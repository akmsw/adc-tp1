==> flow/design.v <==
module alu
  #(
    parameter OPCODE_SIZE = 6,               
    parameter BUS_SIZE = 8                   
  )
  (
    input wire i_clock,
    input wire i_boton1,
    input wire i_boton2,
    input wire i_boton3,
    input wire [BUS_SIZE - 1 : 0] i_swiches,
    output wire o_carry,
    output wire [BUS_SIZE - 1 : 0] o_ALUout
  );
  localparam ADD = 6'b100000;
  localparam SUB = 6'b100010;
  localparam AND = 6'b100100;
  localparam OR  = 6'b100101;
  localparam XOR = 6'b100110;
  localparam NOR = 6'b100111;
  localparam SRL = 6'b000010;
  localparam SRA = 6'b000011;
  reg [OPCODE_SIZE - 1 : 0] opcode;
  reg [BUS_SIZE - 1 : 0] datoA;
  reg [BUS_SIZE - 1 : 0] datoB;
  reg [BUS_SIZE : 0] result;
  assign o_carry = result[BUS_SIZE];
  assign o_ALUout = result;
  always @(posedge i_clock)
  begin
    if (i_boton1)
      datoA <= i_swiches;
    if (i_boton2)
      datoB <= i_swiches;
    if (i_boton3)
      opcode <= i_swiches;
  end
  always @(*)
  begin
    case (opcode)
        ADD:
            result = datoA + datoB;
        SUB:
            result = datoA - datoB;
        AND:
            result = datoA & datoB;
        OR:
            result = datoA | datoB;
        XOR:
            result = datoA ^ datoB;
        NOR:
            result = ~(datoA | datoB);
        SRL:
            result = datoA >> 1;
        SRA:
            result = datoA >>> 1;
        default:
            result = datoA + datoB;            
    endcase
  end
endmodule
# Reports on alu
# The steps from the RTL of alu to its reports follow in flow order.
# Lines are those of the file above, counted from 1.
# Cell names lack the library's common part.
# The mark - stands for no value.
# inputs
top,alu
clock_port,i_clock
library,sky130hd
corner,tt_025C_1v80

# After elaboration
# Counts by Yosys on the flattened word-level netlist (proc, flatten, opt, wreduce; memories kept). Register bits leave out memories and registers merged into their read ports (data or address); mux counts leave out enables and synchronous resets folded into registers. Print and check cells are left out. Cells with the same type and inputs are merged into one.
# classes
n_addsub,2
n_eq,7
muxes,1
n_logic,4
reduce_logical,1
# ops
cell,n
9-bit case mux with 6-bit select,1
6-bit == test (second input constant),5
6-bit by 2-bit == test with 1-bit output (second input constant),2
8-bit by 8-bit adder with 9-bit output,1
8-bit by 8-bit subtractor with 9-bit output,1
8-bit inverter with 9-bit output,1
8-bit bitwise AND,1
8-bit bitwise OR,1
8-bit XOR,1
2-bit OR reduction,1
# bits
ff_bits,22
inputBits,12
output_inout_bits,9
wordCells,18

# Logic depth
# Longest topological path by Yosys (ltp), each cell counted once; first at word level (registers and memories cut), then after technology mapping (sequential cells cut; the memories' decode and read muxes count).
# logic_depth
depth_word,3
abc_area,0
mapped_depth,10
mapped_depth_nobuf,10

# Synthesis result
# The flow's flattened synthesis, as Yosys stat reports it; memories are mapped. The netlist is that of the ABC_AREA named above (0 if unset); the other value can give another one.
# Totals and module areas in this step are rounded.
# by_type
cell_type,n,area_total_um2
edfxtp_1,22,660.634
ha_1,25,312.8
xnor2_1,16,140.134
a21oi_1,13,65.062
inv_1,17,63.811
nor2_1,10,37.536
xor2_1,4,35.034
a222oi_1,3,30.029
a22oi_1,4,30.029
a221oi_1,3,26.275
a22o_1,3,26.275
nor3b_2,2,25.024
o211ai_1,3,22.522
fa_1,1,20.019
nand2b_1,3,18.768
nor3b_4,1,18.768
or3_1,3,18.768
nand2_1,4,15.014
# Not listed: further types 18, cells in them 26.
# mapped
cell_count,163
area_um2,1743
seqArea_um2,660.6
ff_cells,22
buf_cells,2

# Timing after synthesis
# OpenSTA on the mapped netlist: ideal clock, no wires. The path of least setup slack (recovery checks aside). Input and output delay are each 20% of the period. Register names are those of the netlist, which keeps one name where synthesis merged equal registers.
# synth_timing
kind,flip-flop to output port
from,reg opcode[0]
to,out o_carry
period_ns,4.55
output_delay_ns,0.910
launch_ns,0.000
t_arrival_ns,2.599
required_time_ns,3.640
path_slack_ns,1.041
delay_ns,2.599
path_stages,10
path_buffers,0
period_less_setup_slack_ns,3.509
# "delay_ns" is the arrival time less input delay plus setup time.
# At an output port there is no setup time.
# "path_stages" counts driving pins, that of a launching flip-flop among them; a cell with two outputs on the path counts twice.
# "period_less_setup_slack_ns" = period - worst setup slack (recovery checks aside). The figure is calculated, with input and output delays left at 20% of the set period.
# Between the ends stands the longest chain of elaborated cells between them, by number of cells; it is not shown to be the way that was timed. Of several equally long chains one is given.
# A line is the first line of the expression or statement that the cell stems from. Yosys adds cells for indexed reads and writes and turns some case tables into memories.
# synth_via
path_cell_list,edfxtp_1 > nand4bb_1 > nor3_2 > mux2_2 > fa_1 > nand2b_1 > a21oi_1 > o221ai_1 > xnor2_1 > o2bb2ai_1
elab_chain_len,3
cone_cells,9
cone_lines,1
cone_classes,eq/ne: 7; mux: 1; reduce/logical: 1
# synth_lines
element,line_no,source
"start, declared",23,reg [OPCODE_SIZE - 1 : 0] opcode;
"start, assigned",36,opcode <= i_swiches;
6-bit by 2-bit == test with 1-bit output,40,case (opcode)
2-bit OR reduction,-,
9-bit case mux with 6-bit select,40,
"end, declared",12,"output wire o_carry,"

# Worst path after layout
# From the final timing report of flow run 1: the path of least setup slack in the routed layout; clock arrival at registers is part of the times.
# layout_timing
kind,flip-flop to output port
from,reg opcode[4]
to,out o_ALUout[7]
period_ns,3.53
output_delay_ns,0.71
launch_ns,0.25
t_arrival_ns,2.85
required_time_ns,2.82
path_slack_ns,-0.02
path_stages,12
path_buffers,1
# Between the ends stands the longest chain of elaborated cells between them, by number of cells; it is not shown to be the way that was timed. Of several equally long chains one is given.
# layout_via
path_cell_list,edfxtp_1 > nand4bb_4 > nor3_4 > mux2_4 > inv_2 > ha_4 > nor2b_4 > o31a_1 > o21ai_2 > xor2_1 > o211ai_1 > buf_2
elab_chain_len,3
cone_cells,9
cone_lines,1
cone_classes,eq/ne: 7; mux: 1; reduce/logical: 1
# layout_lines
element,line_no,source
"start, declared",23,reg [OPCODE_SIZE - 1 : 0] opcode;
"start, assigned",36,opcode <= i_swiches;
6-bit by 2-bit == test with 1-bit output,40,case (opcode)
2-bit OR reduction,-,
9-bit case mux with 6-bit select,40,
"end, declared",13,output wire [BUS_SIZE - 1 : 0] o_ALUout

Wiki page: alu / flow data

Record of 2 stored runs of the RTL-to-layout flow on alu, platform sky130hd. The runs are unordered. Constraints: input delay and output delay 20% of the set period each, output load 0.01 pF.
"timing.worst_path_ns" means the part of the period allowed to the worst setup path (the constraints hold back 20% at inputs and 20% at outputs) less its slack; where the path has registers, the arrival times of their clocks count too.
By "power_mw" is meant OpenSTA's value without simulated activity: inputs other than the clock are taken to toggle once in ten clock periods, and the tool carries that through the logic.
Results are given in rounded form.

Flow run 1, flow files:
==> flow/run.sh <==
#!/bin/bash
# the make line also repeats the synthesis and layout settings of config.mk as NAME=value (left out here)
make -C /OpenROAD-flow-scripts/flow DESIGN_CONFIG=/design/flow/config.mk WORK_HOME=/design/flow/orfs CLKGATE_MAP_FILE= finish
==> flow/config.mk <==
export PLATFORM = sky130hd
export DESIGN_NAME = alu
export DESIGN_NICKNAME = alu
export VERILOG_FILES = /design/flow/design.v
export SDC_FILE = /design/flow/constraint.sdc
export NUM_CORES = 4
export LEC_CHECK = 0
export CAP_MARGIN = 20
export CORE_MARGIN = 2
export CORE_UTILIZATION = 44
export CTS_CLUSTER_SIZE = 85
export GPL_TIMING_DRIVEN = 0
export MIN_ROUTING_LAYER = met1
export PLACE_DENSITY = 0.61
export SETUP_SLACK_MARGIN = 0.13
export SLEW_MARGIN = 20
==> flow/constraint.sdc <==
create_clock -name core_clock -period 3.53 [get_ports {i_clock}]
set_input_delay 0.7060 -clock core_clock [delete_from_list [all_inputs] [get_ports {i_clock}]]
set_output_delay 0.7060 -clock core_clock [all_outputs]
set_load 0.01 [all_outputs]

==> results of flow run 1, as CSV <==
result,value
timing.setup.ws_ns,-0.024
finish.stdcell_area_um2,2337
power_mw,0.8899
timing.worst_path_ns,2.85
worst_path_kind,"flip-flop to output port"
die_um2,4480
synth_area_um2,1743

Flow run 2, flow files:
==> flow/run.sh <==
#!/bin/bash
# the make line also repeats the synthesis and layout settings of config.mk as NAME=value (left out here)
make -C /OpenROAD-flow-scripts/flow DESIGN_CONFIG=/design/flow/config.mk WORK_HOME=/design/flow/orfs CLKGATE_MAP_FILE= finish
==> flow/config.mk <==
export PLATFORM = sky130hd
export DESIGN_NAME = alu
export DESIGN_NICKNAME = alu
export VERILOG_FILES = /design/flow/design.v
export SDC_FILE = /design/flow/constraint.sdc
export NUM_CORES = 4
export LEC_CHECK = 0
export ABC_AREA = 0
export CAP_MARGIN = 20
export CORE_MARGIN = 2
export CORE_UTILIZATION = 72
export CTS_CLUSTER_DIAMETER = 60
export GPL_ROUTABILITY_DRIVEN = 0
export PLACE_DENSITY_LB_ADDON = 0.21
export SETUP_SLACK_MARGIN = 0.45
export SLEW_MARGIN = 5
==> flow/constraint.sdc <==
create_clock -name core_clock -period 2.63 [get_ports {i_clock}]
set_input_delay 0.5260 -clock core_clock [delete_from_list [all_inputs] [get_ports {i_clock}]]
set_output_delay 0.5260 -clock core_clock [all_outputs]
set_load 0.01 [all_outputs]

Flow run 2: not finished: placement ended with error DPL-0038
